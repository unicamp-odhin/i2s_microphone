==> flow/design.v <==
module down_sample_and_resolution #(
    parameter int DATA_IN_WIDTH     = 16,
    parameter int DATA_OUT_WIDTH    = 8,
    parameter int DECIMATION_FACTOR = 2
) (
    input  logic clk,
    input  logic rst_n,
    input  logic valid_in,
    input  logic [DATA_IN_WIDTH - 1:0] data_in,
    output logic valid_out,
    output logic [DATA_OUT_WIDTH - 1:0] data_out
);
    localparam RESOLUTION_DIV_SHIFT  = DATA_IN_WIDTH - DATA_OUT_WIDTH;
    localparam VALUE_SUM_TO_UNSIGNED = 2**(DATA_IN_WIDTH - 1);
    localparam NUM_BITS_TO_EXTEND    = 32 - DATA_IN_WIDTH;
    logic [31:0] acc;
    logic [$clog2(DECIMATION_FACTOR):0] counter;
    logic valid_acc;
    logic [DATA_IN_WIDTH:0] acc_out;
    logic valid_acc_out;
    always_ff @(posedge clk ) begin
        if(!rst_n) begin
            acc           <= 0;
            counter       <= 0;
            valid_acc_out <= 0;
            acc_out       <= 0;
        end else begin
            if(valid_in) begin
                acc     <= acc + {{NUM_BITS_TO_EXTEND{data_in[DATA_IN_WIDTH - 1]}}, data_in};
                counter <= counter + 1;
            end
            if(counter == DECIMATION_FACTOR) begin
                acc_out       <= acc >>> $clog2(DECIMATION_FACTOR);
                valid_acc_out <= 1;
                acc           <= 0;
                counter       <= 0;
            end else begin
                valid_acc_out <= 0;
            end
        end
    end
    logic [DATA_IN_WIDTH:0] product;
    logic valid_product;
    always_ff @(posedge clk) begin
        valid_out <= 0;
        if(!rst_n) begin
            data_out      <= 0;
            valid_out     <= 0;
            product       <= 0;
            valid_product <= 0;
        end else begin
            valid_product <= valid_acc_out;
            product       <= acc_out + VALUE_SUM_TO_UNSIGNED;  
            valid_out     <= valid_product;
            data_out      <= product >> RESOLUTION_DIV_SHIFT;  
        end
    end
endmodule
---- Reports on down_sample_and_resolution ----
Tool output for the design above, in the order of the flow.
Lines are those of the file above, counted from 1.
The mark -- stands for no value.
set-up
  top ..................................... down_sample_and_resolution
  clock ................................... clk
  cell library ............................ sky130hd
  library corner .......................... tt_025C_1v80

---- Word-level counts ----
Source: Yosys, flattened and elaborated, memories not mapped. Widths are those after wreduce. Registers that Yosys merges into a memory's read port (data or address) are not register bits. Print and check cells do not count. Equal cells are merged and count once.
storage and ports
  register bits after elaboration ......... 77
operators by class
  add/subtract/negate cells ............... 3
  multiplexer cells ....................... 1
  reduce/logical cells .................... 1
  bitwise gates (word level) .............. 1
  equal/unequal tests ..................... 1
operator list
  kind                                                    count
  32-bit adder                                            1
  16-bit adder with constant B                            1
  2-bit by 1-bit adder with 2-bit output with constant B  1
  2-bit == test with constant B                           1
  2-bit OR reduction                                      1
  1-bit inverter                                          1
  1-bit 2-to-1 mux                                        1

---- Longest topological paths ----
Longest topological path by Yosys (ltp), each cell counted once; first at word level (registers and memories cut), then after technology mapping (sequential cells cut; the memories' decode and read muxes count).
depth
  depth after elaboration ................. 2
  ABC_AREA ................................ 1
  depth in mapped cells ................... 12
  depth with buffers taken out ............ 12

---- Mapped cells and area ----
The flow's flattened synthesis, as Yosys stat reports it; memories are mapped. The netlist is that of the ABC_AREA named above (0 if unset); the other value can give another one.
cells by type
  type                       count
  sky130_fd_sc_hd__dfxtp_1   46
  sky130_fd_sc_hd__nand2_1   126
  sky130_fd_sc_hd__inv_1     99
  sky130_fd_sc_hd__ha_1      17
  sky130_fd_sc_hd__nand3_1   26
  sky130_fd_sc_hd__a21oi_1   18
  sky130_fd_sc_hd__nor2_1    24
  sky130_fd_sc_hd__o22ai_1   8
  sky130_fd_sc_hd__xnor2_1   3
  sky130_fd_sc_hd__buf_6     2
  sky130_fd_sc_hd__buf_2     4
  sky130_fd_sc_hd__fa_1      1
  sky130_fd_sc_hd__nor3_1    4
  sky130_fd_sc_hd__nand3b_1  2
  sky130_fd_sc_hd__o21ai_1   3
  sky130_fd_sc_hd__a211oi_2  1
  sky130_fd_sc_hd__or2_2     2
  sky130_fd_sc_hd__a21oi_2   1
Other cell types: 5; their cells: 6.
mapped netlist
  mapped cells ............................ 393
  chip area (Yosys) ....................... 2,544.9 um2
  sequential area ......................... 920.9 um2
  flip-flop cells ......................... 46
  buffers ................................. 9

---- Path before layout ----
Source: OpenSTA report_checks on the synthesized netlist (no wires, ideal clock, input and output delay 20% of the period each), path of least setup slack; recovery checks are left aside. Register names are those of the netlist, which keeps one name where synthesis merged equal registers.
path after synthesis
  path kind ............................... input to register
  from .................................... in data_in[0]
  to ...................................... reg acc[16]
  data arrival time ....................... 2,097 ps
  clock period ............................ 4,420 ps
  data required time ...................... 4,311 ps
  library setup time ...................... 109 ps
  stages on the path ...................... 12
  external input delay .................... 884 ps
  path delay .............................. 1,322 ps
  path slack .............................. 2,215 ps
  synthesis period reached ................ 2,205 ps
"path delay" = arrival - input delay + setup time.
"stages on the path" counts driving pins, that of a launching flip-flop among them; a cell with two outputs on the path counts twice.
"synthesis period reached" = period - worst setup slack (recovery checks aside). The figure is calculated, with input and output delays left at 20% of the set period.
The rows between start and end are the longest chain of elaborated cells between them; the timing report does not say that the signal goes this way. Where chains are equally long, one stands for them.
A line is the first line of the expression or statement that the cell stems from. Yosys adds cells for indexed reads and writes and turns some case tables into memories.
At most two assigning lines are given for a register; there are more.
on the way, after synthesis
  path through ............................ sky130_fd_sc_hd__ha_1 > sky130_fd_sc_hd__fa_1 > sky130_fd_sc_hd__nand2_1 > sky130_fd_sc_hd__nand2_1 > sky130_fd_sc_hd__nand3_1 > sky130_fd_sc_hd__nand2_1 > sky130_fd_sc_hd__nand2_1 > sky130_fd_sc_hd__nand2_1 > sky130_fd_sc_hd__nand2_1 > sky130_fd_sc_hd__nand3_1 > sky130_fd_sc_hd__nand2_1 > sky130_fd_sc_hd__inv_1
  cells in the longest elaborated chain ... 1
ends and longest elaborated chain, after synthesis
  what          RTL line  text
  from (decl)   9         input  logic [DATA_IN_WIDTH - 1:0] data_in,
  32-bit adder  29        acc     <= acc + {{NUM_BITS_TO_EXTEND{data_in[DATA_IN_WIDTH - 1]}}, data_in};
  to (assign)   23        acc           <= 0;
  to (assign)   29
  to (decl)     16        logic [31:0] acc;

---- Timing after layout ----
Path of least setup slack in the final report of run 1 (OpenROAD, finished layout, wires in). Where an end is a register, its clock arrival counts in the times.
The path's times are printed in steps of 10 ps; the period is the one set.
path post-layout
  path kind ............................... input to register
  from .................................... in data_in[0]
  to ...................................... reg acc[10]
  clock period ............................ 2,390 ps
  data required time ...................... 2,590 ps
  path slack .............................. 320 ps
  data arrival time ....................... 2,270 ps
  external input delay .................... 480 ps
  library setup time ...................... 90 ps
  stages on the path ...................... 13
The rows between start and end are the longest chain of elaborated cells between them; the timing report does not say that the signal goes this way. Where chains are equally long, one stands for them.
At most two assigning lines are given for a register; there are more.
on the way, post-layout
  path through ............................ sky130_fd_sc_hd__clkdlybuf4s50_1 > sky130_fd_sc_hd__ha_1 > sky130_fd_sc_hd__fa_2 > sky130_fd_sc_hd__nand2_1 > sky130_fd_sc_hd__nand2_1 > sky130_fd_sc_hd__nand3b_1 > sky130_fd_sc_hd__nand2_1 > sky130_fd_sc_hd__nand2_1 > sky130_fd_sc_hd__nand2_1 > sky130_fd_sc_hd__nand2_1 > sky130_fd_sc_hd__nand3_1 > sky130_fd_sc_hd__nand2_1 > sky130_fd_sc_hd__inv_1
  cells in the longest elaborated chain ... 1
ends and longest elaborated chain, post-layout
  what          RTL line  text
  from (decl)   9         input  logic [DATA_IN_WIDTH - 1:0] data_in,
  32-bit adder  29        acc     <= acc + {{NUM_BITS_TO_EXTEND{data_in[DATA_IN_WIDTH - 1]}}, data_in};
  to (assign)   23        acc           <= 0;
  to (assign)   29
  to (decl)     16        logic [31:0] acc;

Appendix: measured runs

Flow measurements of down_sample_and_resolution on sky130hd: 2 stored runs with different settings, listed in no order. Input and output delays are each 20% of the period that was set; the output load is 0.01 pF.
"reached clock period" = clock period - worst setup slack. The figure is calculated, with input and output delays left at 20% of the set period.
"time on the worst setup path" is the time allowed to the run's worst setup path (the clock period less input and output delay, where it has them) less its slack. Clock arrival times count: a late capture clock shortens it, a late launch clock lengthens it.
"total power of the final layout": no workload was simulated; the value follows from the tool's default switching activity.
"time on the worst setup path" is given in steps of 10 ps.

======== run 1 ========
==> flow/run.sh <==
#!/bin/bash
# the make line also repeats the synthesis and layout settings of config.mk as NAME=value (left out here)
make -C /OpenROAD-flow-scripts/flow DESIGN_CONFIG=/design/flow/config.mk WORK_HOME=/design/flow/orfs CLKGATE_MAP_FILE= finish
==> flow/config.mk <==
export PLATFORM = sky130hd
export DESIGN_NAME = down_sample_and_resolution
export DESIGN_NICKNAME = down_sample_and_resolution
export VERILOG_FILES = /design/flow/design.v
export SDC_FILE = /design/flow/constraint.sdc
export NUM_CORES = 4
export LEC_CHECK = 0
export ABC_AREA = 1
export CAP_MARGIN = 20
export CELL_PAD_IN_SITES_DETAIL_PLACEMENT = 2
export CELL_PAD_IN_SITES_GLOBAL_PLACEMENT = 3
export CORE_MARGIN = 5
export CORE_UTILIZATION = 25
export CTS_CLUSTER_SIZE = 85
export GPL_ROUTABILITY_DRIVEN = 1
export MAX_ROUTING_LAYER = met4
export PLACE_DENSITY_LB_ADDON = 0.27
export SETUP_SLACK_MARGIN = 0.25
export SLEW_MARGIN = 20
export TNS_END_PERCENT = 10
==> flow/constraint.sdc <==
create_clock -name core_clock -period 2.39 [get_ports {clk}]
set_input_delay 0.4780 -clock core_clock [delete_from_list [all_inputs] [get_ports {clk}]]
set_output_delay 0.4780 -clock core_clock [all_outputs]
set_load 0.01 [all_outputs]

-------- measured, run 1 --------
  time on the worst setup path ............ 1,590 ps
  critical path kind ...................... input to register
  final worst hold slack .................. 415 ps
  post-route utilization .................. 31.1 %
  summed negative setup slack ............. 0 ps
  standard-cell area after layout ......... 3,062.9 um2
  reached clock period .................... 2,067 ps
  worst setup slack after layout .......... 323 ps
  total power of the final layout ......... 1.847 mW
  total die area .......................... 12,297.7 um2
  mapped cell area after synthesis ........ 2,544.9 um2

======== run 2 ========
==> flow/run.sh <==
#!/bin/bash
# the make line also repeats the synthesis and layout settings of config.mk as NAME=value (left out here)
make -C /OpenROAD-flow-scripts/flow DESIGN_CONFIG=/design/flow/config.mk WORK_HOME=/design/flow/orfs CLKGATE_MAP_FILE= finish
==> flow/config.mk <==
export PLATFORM = sky130hd
export DESIGN_NAME = down_sample_and_resolution
export DESIGN_NICKNAME = down_sample_and_resolution
export VERILOG_FILES = /design/flow/design.v
export SDC_FILE = /design/flow/constraint.sdc
export NUM_CORES = 4
export LEC_CHECK = 0
export ABC_AREA = 0
export CAP_MARGIN = 20
export CELL_PAD_IN_SITES_DETAIL_PLACEMENT = 1
export CELL_PAD_IN_SITES_GLOBAL_PLACEMENT = 0
export CORE_MARGIN = 2
export CORE_UTILIZATION = 66
export CTS_CLUSTER_SIZE = 62
export PLACE_DENSITY_LB_ADDON = 0.14
export SLEW_MARGIN = 20
export TNS_END_PERCENT = 70
==> flow/constraint.sdc <==
create_clock -name core_clock -period 1.7 [get_ports {clk}]
set_input_delay 0.3400 -clock core_clock [delete_from_list [all_inputs] [get_ports {clk}]]
set_output_delay 0.3400 -clock core_clock [all_outputs]
set_load 0.01 [all_outputs]

-------- run 2 --------
  no results, placement failed with DPL-0033
